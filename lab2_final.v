==> flow/design.v <==
`timescale 1ns / 1ps
module mat_mul #
	(
        parameter integer DIM_LOG = 1,      
        parameter integer DIM = 2**DIM_LOG,
        parameter integer SIZE = DIM*DIM,
        parameter integer SIZE_LOG = 2*DIM_LOG,
        parameter integer DATA_WIDTH = 32
    )
    (
		input wire  s00_axi_aclk,
		input wire  s00_axi_aresetn,
		output wire  s00_axis_tready,
		input wire [DATA_WIDTH-1 : 0] s00_axis_tdata,
		input wire  s00_axis_tlast,
        input wire  s00_axis_tvalid,
		output wire  m00_axis_tvalid,
        output wire [DATA_WIDTH-1 : 0] m00_axis_tdata,
        output wire [(DATA_WIDTH/8)-1 : 0] m00_axis_tstrb,
        output wire  m00_axis_tlast,
        input wire  m00_axis_tready,
        input wire sel, 
        input wire start
    );
	reg busy;               
	reg item_done;          
	reg matrix_done;        
	reg start_transfer;     
	reg transfer;           
	reg last_transfer;      
	reg mac_enable;         
    reg [DATA_WIDTH-1 : 0] mem_A [0 : SIZE-1];  
    reg [DATA_WIDTH-1 : 0] mem_B [0 : SIZE-1];  
    reg [DATA_WIDTH-1 : 0] mem_R [0 : SIZE-1];  
    reg [DATA_WIDTH-1 : 0] mat_A;    
    reg [DATA_WIDTH-1 : 0] mat_B;    
    reg [DATA_WIDTH-1 : 0] mat_R;    
    reg [SIZE_LOG-1 : 0] addr_stream_in;     
    reg [SIZE_LOG-1 : 0] addr_stream_out;    
    wire [SIZE_LOG-1 : 0] addr_A;    
    wire [SIZE_LOG-1 : 0] addr_B;    
    reg [SIZE_LOG-1 : 0] addr_R;     
    reg [DIM_LOG-1 : 0] row_cnt;     
    reg [DIM_LOG-1 : 0] col_cnt;     
    reg [DIM_LOG-1 : 0] tmp_cnt;     
    wire [DATA_WIDTH-1 : 0] mad;     
    reg [DATA_WIDTH-1 : 0] mac;      
    assign s00_axis_tready = !busy  && s00_axis_tvalid ;  
    always @ (posedge s00_axi_aclk) begin
        if (!s00_axi_aresetn || s00_axis_tlast)
            addr_stream_in <= 0;
        else if (s00_axis_tready)  
            addr_stream_in <= addr_stream_in+1 ;  
    end
    always @ (posedge s00_axi_aclk) begin 
        if (s00_axis_tvalid && !sel && s00_axis_tready)  
            mem_A [addr_stream_in] <= s00_axis_tdata;
        if (busy)  
            mat_A <= mem_A [addr_A];
    end
    always @ (posedge s00_axi_aclk) begin
        if (s00_axis_tvalid && sel && s00_axis_tready)  
            mem_B [addr_stream_in] <= s00_axis_tdata;
        if (busy)  
            mat_B <= mem_B [addr_B];
    end
    assign m00_axis_tstrb = 4'hf;    
    assign m00_axis_tdata = mat_R;   
    assign m00_axis_tlast = last_transfer;   
    assign m00_axis_tvalid =  transfer; 
    always @ (posedge s00_axi_aclk) begin
        if (!s00_axi_aresetn || last_transfer)  
            addr_stream_out <= 0;
        else if ((m00_axis_tready && transfer  || start_transfer  ))  
            addr_stream_out <=   addr_stream_out + 1;  
    end
    always @ (posedge s00_axi_aclk) begin
        if (!s00_axi_aresetn)
            start_transfer <= 0;
        else
            start_transfer <= matrix_done; 
    end
    always @ (posedge s00_axi_aclk) begin
        if (!s00_axi_aresetn || m00_axis_tlast )  
            transfer <= 0;
        else if (!busy && m00_axis_tready )  
            transfer <= 1; 
    end
    always @ (posedge s00_axi_aclk) begin
        if (!s00_axi_aresetn)
            last_transfer <= 0;
        else
            last_transfer <= (addr_stream_out == SIZE-1); 
    end
    always @ (posedge s00_axi_aclk) begin
        if (item_done)  
            mem_R [addr_R] <= mad ;  
        if (!busy  && m00_axis_tready )  
            mat_R <= mem_R [addr_stream_out];
    end
    always @ (posedge s00_axi_aclk) begin
        if (!s00_axi_aresetn || matrix_done ) 
            busy <= 0;
        else if (start )  
            busy <= 1'b1;
    end
    always @ (posedge s00_axi_aclk) begin
        if (!s00_axi_aresetn)
            item_done <= 0;
        else
            item_done <= (tmp_cnt==DIM-1 && busy) ;  
    end
    always @ (posedge s00_axi_aclk) begin
        if (!s00_axi_aresetn)
            matrix_done <= 0;
        else
            matrix_done <= (row_cnt == DIM-1) && (col_cnt == DIM-1) && (tmp_cnt==DIM-1) ;  
    end
    always @ (posedge s00_axi_aclk) begin
        if (!s00_axi_aresetn || tmp_cnt == DIM)  
            tmp_cnt <= 0;
        else if (busy)  
            tmp_cnt <= tmp_cnt + 1;
    end
    always @ (posedge s00_axi_aclk) begin
        if (!s00_axi_aresetn || col_cnt==DIM)  
            col_cnt <= 0;
        else if (busy && tmp_cnt==DIM-1)  
            col_cnt <= col_cnt + 1;
    end
    always @ (posedge s00_axi_aclk) begin
        if (!s00_axi_aresetn || row_cnt==DIM)  
            row_cnt <= 0;
        else if (busy && col_cnt == DIM-1 && tmp_cnt==DIM-1)  
            row_cnt <= row_cnt + 1;
    end
    assign addr_A = row_cnt * (DIM) + tmp_cnt;  
    assign addr_B = tmp_cnt * (DIM) + col_cnt;
    always @ (posedge s00_axi_aclk) begin
        if (!s00_axi_aresetn || start)
            addr_R <= 0;
        else if (busy && item_done)  
            addr_R <= addr_R + 1 ;  
    end
    assign mad = mat_A * mat_B + mac;
    always @ (posedge s00_axi_aclk) begin
       if (!s00_axi_aresetn || tmp_cnt==0 )  
           mac <= 0;
       else if (mac_enable)
           mac <= mad ;  
    end
    always @ (posedge s00_axi_aclk) begin
       if (!s00_axi_aresetn)
           mac_enable <= 0;
       else if (busy)
           mac_enable <= 1;  
    end
endmodule
# Step by step through the tools: mat_mul
# Tool output for the design above, in the order of the flow.
# Lines are those of the file above, counted from 1.
# Operators: Yosys type, input widths -> output width; for muxes data width and select width s.
# The mark -- stands for no value.
# design
design	mat_mul
clock_port	s00_axi_aclk
cell_library	sky130hd
lib_corner	tt_025C_1v80

# After elaboration
# Yosys after proc, flatten, opt, wreduce and memory -nomap, before mapping. Enables and synchronous resets that opt folds into registers are not counted as muxes. Memory bits, and registers merged into a memory's read port (data or address), are not among the register bits. Print and check cells are not counted. Equal cells are merged and count once.
# Yosys's memory passes give these memory sizes; they may raise the number of words (mostly to a power of two), join words into wider ones and drop unused or constant bits.
# word_totals
reg_bits	48
latch_bits	0
mem_bits_rw	384
rom_bits	0
clocked_rd_ports_x_width	96
n_memories	3
inputBits	39
out_inout_bits	39
word_cells	60
# mem_list
name	words	width	read_ports	wr	line_no	text
mem_A	4	32	1	1	32	reg [DATA_WIDTH-1 : 0] mem_A [0 : SIZE-1];
mem_B	4	32	1	1	33	reg [DATA_WIDTH-1 : 0] mem_B [0 : SIZE-1];
mem_R	4	32	1	1	34	reg [DATA_WIDTH-1 : 0] mem_R [0 : SIZE-1];
# classes
n_addsub	9
multipliers	1
div	0
n_cmp	0
equal	1
shifts	0
muxes	9
bitwise	1
n_reduce_logical	22
# ops
cell	count
$mul 32x32->32	1
$mux 32	3
$add 32x32->32	1
$logic_and 1x1->1	13
$logic_or 1x1->1	6
$add 2x1->2 const B	3
$mux 2	3
$add 2x1->2	2
$add 1x1->1 const B	3
$logic_not 1->1	3
$mux 1	3
$eq 2x2->1 const B	1
$not 1->1	1

# Longest topological paths
# Longest topological path by Yosys (ltp), each cell counted once; first at word level (registers and memories cut), then after technology mapping (sequential cells cut; the memories' decode and read muxes count).
# logic_depth
depth_word	4
abc_area	0
ltp_mapped	30
depth_no_buf	27

# Synthesis result
# Yosys stat after the flow's synthesis: flattened, memories mapped to cells. It holds for the ABC_AREA given above (unset counts as 0); a run with the other value may have another netlist.
# Totals and module areas in this step are rounded.
# types
cell_type	count	area_total_um2
sky130_fd_sc_hd__edfxtp_1	480	1.44E+04
sky130_fd_sc_hd__fa_1	438	8768.41
sky130_fd_sc_hd__and2_1	349	2.18E+03
sky130_fd_sc_hd__mux4_2	96	2.16E+03
sky130_fd_sc_hd__inv_1	503	1.89E+03
sky130_fd_sc_hd__ha_1	133	1.66E+03
sky130_fd_sc_hd__dfxtp_1	48	960.922
sky130_fd_sc_hd__nand2_1	211	792.01
sky130_fd_sc_hd__xnor2_1	73	639.363
sky130_fd_sc_hd__clkbuf_1	104	390.374
sky130_fd_sc_hd__mux2i_1	31	310.298
sky130_fd_sc_hd__xor2_1	22	192.685
sky130_fd_sc_hd__nor2_1	49	183.926
sky130_fd_sc_hd__a21oi_1	23	115.11
sky130_fd_sc_hd__a21o_1	8	60.058
sky130_fd_sc_hd__buf_1	13	48.797
sky130_fd_sc_hd__buf_4	6	45.043
sky130_fd_sc_hd__and3_1	6	37.536
# Other cell types: 37; their cells: 77.
# synth_totals
mapped_cells	2670
synth_area_um2	35400
sequential_area_um2	15400
flip_flops	528
n_buf	125

# Timing after synthesis
# Path of least setup slack by OpenSTA after synthesis, without wires, with an ideal clock, recovery checks aside; 20% of the period is set as input and as output delay. Where synthesis merged equal registers, the netlist keeps one of their names.
# synth_timing
path_type	register to register
startpoint	register mat_B[2]
endpoint	memory mem_R[0][30]
clock_period_ns	11.2
setup_ns	0.272
launch_ns	0.000
arrival_time_ns	6.830
required_time_ns	10.928
slack_ns	4.097
delay_ns	7.102
stages	26
n_path_buf	3
period_less_setup_slack_ns	7.103
# "delay_ns" = arrival - input delay + setup time.
# "stages": output pins that drive a net of the path, with the launching flip-flop's if there is one; two outputs of one cell count as two.
# "period_less_setup_slack_ns" is the clock period less the worst setup slack; recovery checks do not enter. This is arithmetic on one report: input and output delays are still those of the set period (20% each).
# Between the ends stands the longest chain of elaborated cells between them, by number of cells; it is not shown to be the way that was timed. Of several equally long chains one is given.
# Each line given opens the expression or statement behind the cell; cells for indexed reads and writes are added by Yosys, which also makes memories of some case tables.
# synth_between
path_cell_list	sky130_fd_sc_hd__edfxtp_1 sky130_fd_sc_hd__clkbuf_1 sky130_fd_sc_hd__clkbuf_1 sky130_fd_sc_hd__and2_1 sky130_fd_sc_hd__fa_1 sky130_fd_sc_hd__fa_1 sky130_fd_sc_hd__fa_1 sky130_fd_sc_hd__inv_1 sky130_fd_sc_hd__fa_1 sky130_fd_sc_hd__inv_1 sky130_fd_sc_hd__fa_1 sky130_fd_sc_hd__fa_1 sky130_fd_sc_hd__fa_1 sky130_fd_sc_hd__inv_1 sky130_fd_sc_hd__fa_1 sky130_fd_sc_hd__inv_1 sky130_fd_sc_hd__ha_1 sky130_fd_sc_hd__buf_2 sky130_fd_sc_hd__a21oi_1 sky130_fd_sc_hd__o21ai_1 sky130_fd_sc_hd__a221o_1 sky130_fd_sc_hd__a221o_1 sky130_fd_sc_hd__a31oi_2 sky130_fd_sc_hd__o21ai_2 sky130_fd_sc_hd__a31oi_2 sky130_fd_sc_hd__xnor2_1
elab_chain_len	3
cells_between	3
lines_between	2
classes_between	add/sub: 1; mul: 1; mux: 1
# synth_lines
item	line_no	text
from (decl)	36	reg [DATA_WIDTH-1 : 0] mat_B;
$mul 32x32->32	145	assign mad = mat_A * mat_B + mac;
$add 32x32->32	145
$mux 32	96	if (item_done)
to (decl)	34	reg [DATA_WIDTH-1 : 0] mem_R [0 : SIZE-1];

# Timing after layout
# From the final timing report of job 1: the path of least setup slack in the routed layout; clock arrival at registers is part of the times.
# layout_timing
path_type	register to register
startpoint	register mat_B[3]
endpoint	register mac[26]
clock_period_ns	6.65
setup_ns	0.12
launch_ns	0.58
arrival_time_ns	7.65
required_time_ns	7.14
slack_ns	-0.51
stages	28
n_path_buf	3
# Between the ends stands the longest chain of elaborated cells between them, by number of cells; it is not shown to be the way that was timed. Of several equally long chains one is given.
# layout_between
path_cell_list	sky130_fd_sc_hd__edfxtp_1 sky130_fd_sc_hd__buf_6 sky130_fd_sc_hd__and2_4 sky130_fd_sc_hd__fa_1 sky130_fd_sc_hd__fa_1 sky130_fd_sc_hd__fa_1 sky130_fd_sc_hd__inv_1 sky130_fd_sc_hd__fa_1 sky130_fd_sc_hd__inv_2 sky130_fd_sc_hd__fa_1 sky130_fd_sc_hd__inv_2 sky130_fd_sc_hd__fa_1 sky130_fd_sc_hd__inv_1 sky130_fd_sc_hd__fa_1 sky130_fd_sc_hd__inv_1 sky130_fd_sc_hd__fa_2 sky130_fd_sc_hd__inv_2 sky130_fd_sc_hd__ha_4 sky130_fd_sc_hd__a21oi_2 sky130_fd_sc_hd__o21ai_2 sky130_fd_sc_hd__a221o_1 sky130_fd_sc_hd__a221o_1 sky130_fd_sc_hd__a31oi_4 sky130_fd_sc_hd__buf_4 sky130_fd_sc_hd__buf_6 sky130_fd_sc_hd__xnor2_4 sky130_fd_sc_hd__mux2i_1 sky130_fd_sc_hd__nor2_1
elab_chain_len	2
cells_between	2
lines_between	1
classes_between	add/sub: 1; mul: 1
# layout_lines
item	line_no	text
from (decl)	36	reg [DATA_WIDTH-1 : 0] mat_B;
$mul 32x32->32	145	assign mad = mat_A * mat_B + mac;
$add 32x32->32	145
to (assign)	148	mac <= 0;
to (assign)	150	mac <= mad ;
to (decl)	47	reg [DATA_WIDTH-1 : 0] mac;
# Some nets on the timed path still bear RTL names; the line given drives or declares the net.
# layout_named_nets
net	line_no
mad[26]	145

# 2 stored runs of mat_mul in the flow (synthesis by Yosys, layout by OpenROAD, sky130hd cells), in arbitrary order. Constraints: input delay and output delay 20% of the set period each, output load 0.01 pF.
# "period_less_ws_ns" means the clock period less the worst setup slack. The figure is calculated, with input and output delays left at 20% of the set period.
# "worstPathTime_ns" is the time allowed to the run's worst setup path (the clock period less input and output delay, where it has them) less its slack. Clock arrival times count: a late capture clock shortens it, a late launch clock lengthens it.
# Measured values are rounded.
# Among the settings, -- means not set for that run.
name,job 1,job 2
period_ns,6.65,8.06
CORE_UTILIZATION,58,40
SETUP_SLACK_MARGIN,0.95,--
PLACE_DENSITY_LB_ADDON,0.27,--
CORE_MARGIN,8,2
CELL_PAD_IN_SITES_DETAIL_PLACEMENT,0,--
GPL_TIMING_DRIVEN,1,--
GPL_ROUTABILITY_DRIVEN,0,--
CTS_CLUSTER_SIZE,25,--
CTS_CLUSTER_DIAMETER,71,--
SLEW_MARGIN,0,20
MIN_ROUTING_LAYER,met1,--
CAP_MARGIN,20,20
post_synth_area_um2,35400,35400
design_die_area_um2,69300,91000
final_stdcell_area_um2,40900,39700
util_frac,0.677,0.45
worstSetupSlack_ns,-0.513,0.429
period_less_ws_ns,7.163,7.631
worstPathTime_ns,7.16,7.63
timing.worst_path_kind,register to register,register to register
